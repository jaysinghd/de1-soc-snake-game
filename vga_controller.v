==> flow/design.v <==
module vga_address_translator(x, y, mem_address);
	parameter RESOLUTION = "160x120";
	input [((RESOLUTION == "320x240") ? (8) : (7)):0] x; 
	input [((RESOLUTION == "320x240") ? (7) : (6)):0] y;	
	output reg [((RESOLUTION == "320x240") ? (16) : (14)):0] mem_address;
	wire [16:0] res_320x240 = ({1'b0, y, 8'd0} + {1'b0, y, 6'd0} + {1'b0, x});
	wire [15:0] res_160x120 = ({1'b0, y, 7'd0} + {1'b0, y, 5'd0} + {1'b0, x});
	always @(*)
	begin
		if (RESOLUTION == "320x240")
			mem_address = res_320x240;
		else
			mem_address = res_160x120[14:0];
	end
endmodule
module vga_controller(vga_clock, resetn, pixel_colour, memory_address, 
		VGA_R, VGA_G, VGA_B,
		VGA_HS, VGA_VS, VGA_BLANK_N,
		VGA_SYNC_N, VGA_CLK);
	parameter BITS_PER_COLOUR_CHANNEL = 1;
	parameter MONOCHROME = "FALSE";
	parameter RESOLUTION = "160x120";
	parameter C_VERT_NUM_PIXELS  = 11'd480;
	parameter C_VERT_SYNC_START  = 11'd493;
	parameter C_VERT_SYNC_END    = 11'd494;  
	parameter C_VERT_TOTAL_COUNT = 11'd525;
	parameter C_HORZ_NUM_PIXELS  = 11'd640;
	parameter C_HORZ_SYNC_START  = 11'd659;
	parameter C_HORZ_SYNC_END    = 11'd754;  
	parameter C_HORZ_TOTAL_COUNT = 11'd800;	
	input vga_clock, resetn;
	input [((MONOCHROME == "TRUE") ? (0) : (BITS_PER_COLOUR_CHANNEL*3-1)):0] pixel_colour;
	output [((RESOLUTION == "320x240") ? (16) : (14)):0] memory_address;
	output reg [7:0] VGA_R;
	output reg [7:0] VGA_G;
	output reg [7:0] VGA_B;
	output reg VGA_HS;
	output reg VGA_VS;
	output reg VGA_BLANK_N;
	output VGA_SYNC_N, VGA_CLK;
	reg VGA_HS1;
	reg VGA_VS1;
	reg VGA_BLANK1; 
	reg [9:0] xCounter, yCounter;
	wire xCounter_clear;
	wire yCounter_clear;
	wire vcc;
	reg [((RESOLUTION == "320x240") ? (8) : (7)):0] x; 
	reg [((RESOLUTION == "320x240") ? (7) : (6)):0] y;	
	assign vcc =1'b1;
	always @(posedge vga_clock or negedge resetn)
	begin
		if (!resetn)
			xCounter <= 10'd0;
		else if (xCounter_clear)
			xCounter <= 10'd0;
		else
		begin
			xCounter <= xCounter + 1'b1;
		end
	end
	assign xCounter_clear = (xCounter == (C_HORZ_TOTAL_COUNT-1));
	always @(posedge vga_clock or negedge resetn)
	begin
		if (!resetn)
			yCounter <= 10'd0;
		else if (xCounter_clear && yCounter_clear)
			yCounter <= 10'd0;
		else if (xCounter_clear)		 
			yCounter <= yCounter + 1'b1;
	end
	assign yCounter_clear = (yCounter == (C_VERT_TOTAL_COUNT-1)); 
	always @(*)
	begin
		if (RESOLUTION == "320x240")
		begin
			x = xCounter[9:1];
			y = yCounter[8:1];
		end
		else
		begin
			x = xCounter[9:2];
			y = yCounter[8:2];
		end
	end
	vga_address_translator controller_translator(
					.x(x), .y(y), .mem_address(memory_address) );
		defparam controller_translator.RESOLUTION = RESOLUTION;
	always @(posedge vga_clock)
	begin
		VGA_HS1 <= ~((xCounter >= C_HORZ_SYNC_START) && (xCounter <= C_HORZ_SYNC_END));
		VGA_VS1 <= ~((yCounter >= C_VERT_SYNC_START) && (yCounter <= C_VERT_SYNC_END));
		VGA_BLANK1 <= ((xCounter < C_HORZ_NUM_PIXELS) && (yCounter < C_VERT_NUM_PIXELS));	
		VGA_HS <= VGA_HS1;
		VGA_VS <= VGA_VS1;
		VGA_BLANK_N <= VGA_BLANK1;	
	end
	assign VGA_SYNC_N = vcc;
	assign VGA_CLK = vga_clock;
	integer index;
	integer sub_index;
	wire on_screen;
	assign on_screen = (({1'b0, xCounter} >= 0) & ({1'b0, xCounter} < C_HORZ_NUM_PIXELS+2) & ({1'b0, yCounter} < C_VERT_NUM_PIXELS));
	always @(pixel_colour or on_screen)
	begin		
		VGA_R <= 'b0;
		VGA_G <= 'b0;
		VGA_B <= 'b0;
		if (MONOCHROME == "FALSE")
		begin
			for (index = 8-BITS_PER_COLOUR_CHANNEL; index >= 0; index = index - BITS_PER_COLOUR_CHANNEL)
			begin
				for (sub_index = BITS_PER_COLOUR_CHANNEL - 1; sub_index >= 0; sub_index = sub_index - 1)
				begin
					VGA_R[sub_index+index] <= on_screen & pixel_colour[sub_index + BITS_PER_COLOUR_CHANNEL*2];
					VGA_G[sub_index+index] <= on_screen & pixel_colour[sub_index + BITS_PER_COLOUR_CHANNEL];
					VGA_B[sub_index+index] <= on_screen & pixel_colour[sub_index];
				end
			end	
		end
		else
		begin
			for (index = 0; index < 8; index = index + 1)
			begin
				VGA_R[index] <= on_screen & pixel_colour[0:0];
				VGA_G[index] <= on_screen & pixel_colour[0:0];
				VGA_B[index] <= on_screen & pixel_colour[0:0];
			end	
		end
	end
endmodule
# ---- From RTL to reports: vga_controller
# What the tools print for vga_controller, step after step.
# Lines are those of the file above, counted from 1.
# Library cell names are shortened.
# Not given: -
dict set report design {
  top {vga_controller}
  clock {vga_clock}
  cell_library {sky130hd}
  corner {tt_025C_1v80}
}

# ---- Word-level counts
# Source: Yosys, flattened and elaborated, memories not mapped. Widths are those after wreduce. Registers that Yosys merges into a memory's read port (data or address) are not register bits. Print and check cells do not count.
dict set report bits {
  ff_bits 26
}
dict set report op_classes {
  n_cmp 9
  mux 3
  eq_ne 2
  logic 7
  add_sub_neg 4
  reduce_logical 5
}
# op n
set op_table {}
lappend op_table {{2-to-1 mux 10 bit} 3}
lappend op_table {{adder 10 x 1 -> 10 bit (second input constant)} 2}
lappend op_table {{< comparator 10 bit (second input constant)} 2}
lappend op_table {{== test 10 bit (second input constant)} 2}
lappend op_table {{< comparator 10 x 9 -> 1 bit (second input constant)} 2}
lappend op_table {{adder 14 x 12 -> 15 bit} 1}
lappend op_table {{adder 15 x 8 -> 15 bit} 1}
lappend op_table {{>= comparator 10 x 1 -> 1 bit (second input constant)} 1}
lappend op_table {{>= comparator 10 bit (second input constant)} 1}
lappend op_table {{<= comparator 10 bit (second input constant)} 1}
lappend op_table {{>= comparator 10 x 9 -> 1 bit (second input constant)} 1}
lappend op_table {{<= comparator 10 x 9 -> 1 bit (second input constant)} 1}
lappend op_table {{AND 1 bit} 5}
lappend op_table {{logical AND 1 bit} 4}
lappend op_table {{NOT 1 bit} 2}
lappend op_table {{nonzero test 2 bit} 1}

# ---- Depth
# Yosys ltp: most cells in a row. Word level: on the elaborated netlist, between registers, memories and ports. Mapped: between sequential cells and ports; inverters and the memories' decode and read muxes count.
dict set report logic_depth {
  ltp_word 4
  ABC_AREA 0
  depth_mapped 9
  ltp_nobuf 9
}

# ---- After synthesis
# Yosys stat after the flow's synthesis: flattened, memories mapped to cells. It holds for the ABC_AREA given above (unset counts as 0); a run with the other value may have another netlist.
# Totals and module areas in this step are rounded.
# cell n
set types {}
lappend types {dfrtp_1 20}
lappend types {ha_1 20}
lappend types {buf_4 28}
lappend types {dfxtp_1 6}
lappend types {xnor2_1 10}
lappend types {nor2_1 22}
lappend types {nand2_1 19}
lappend types {o21ai_0 14}
lappend types {inv_1 18}
lappend types {fa_1 2}
lappend types {nand4_1 6}
lappend types {nand3_1 7}
lappend types {nor3_1 7}
lappend types {xor2_1 3}
lappend types {buf_6 2}
lappend types {a21oi_1 4}
lappend types {nand3_4 1}
lappend types {o41ai_1 2}
# Not listed: further types 25, cells in them 31.
dict set report mapped {
  seqArea_um2 620.6
  n_buf 33
  ff_cells 26
  cell_count 222
  synth_area_um2 1952
}
# By module: a second synthesis without flattening, with its own total; a netlist apart from the flattened one above.
dict set report hier_totals {
  hier_cells 205
  hier_area_um2 1919
}
# Each row is one instance without its submodules.
# module n_cells instances mod_area_um2
set by_module {}
lappend by_module {vga_controller 156 1 1500}
lappend by_module {vga_address_translator 49 1 419.2}

# Measured results for vga_controller: 2 stored runs of the Yosys and OpenROAD flow on sky130hd. The settings differ; the order carries no meaning. The constraints put input and output delay at 20% of the set period each and load the outputs with 0.01 pF.
# "critical_path_time_ns" = time allowed to the worst setup path (clock period - input delay - output delay, where it has them) - its slack; a late launch clock adds to it, a late capture clock takes from it.
# Results are given in rounded form.
run="job 1" settings period_ns=3.2 CORE_UTILIZATION=39 CAP_MARGIN=20 CORE_MARGIN=2 SLEW_MARGIN=20
run="job 1" results fin_ws_ns=-0.037 yosys.chip_area_um2=1952 worst_hold_slack_ns=0.332 finalUtil_pct=53.8 final_die_area_um2=5587 critical_path_time_ns=2.60 worst_path_kind="register to output" stdcell_area_um2=2572
run="job 2" settings period_ns=1.9 CORE_UTILIZATION=66 SETUP_SLACK_MARGIN=0.16 PLACE_DENSITY_LB_ADDON=0.21 CELL_PAD_IN_SITES_GLOBAL_PLACEMENT=3 TNS_END_PERCENT=55 GPL_TIMING_DRIVEN=0 CTS_CLUSTER_SIZE=81 SLEW_MARGIN=40 MAX_ROUTING_LAYER="met5" CAP_MARGIN=20 CORE_MARGIN=2
run="job 2" outcome="incomplete, placement halted on FLW-0024"
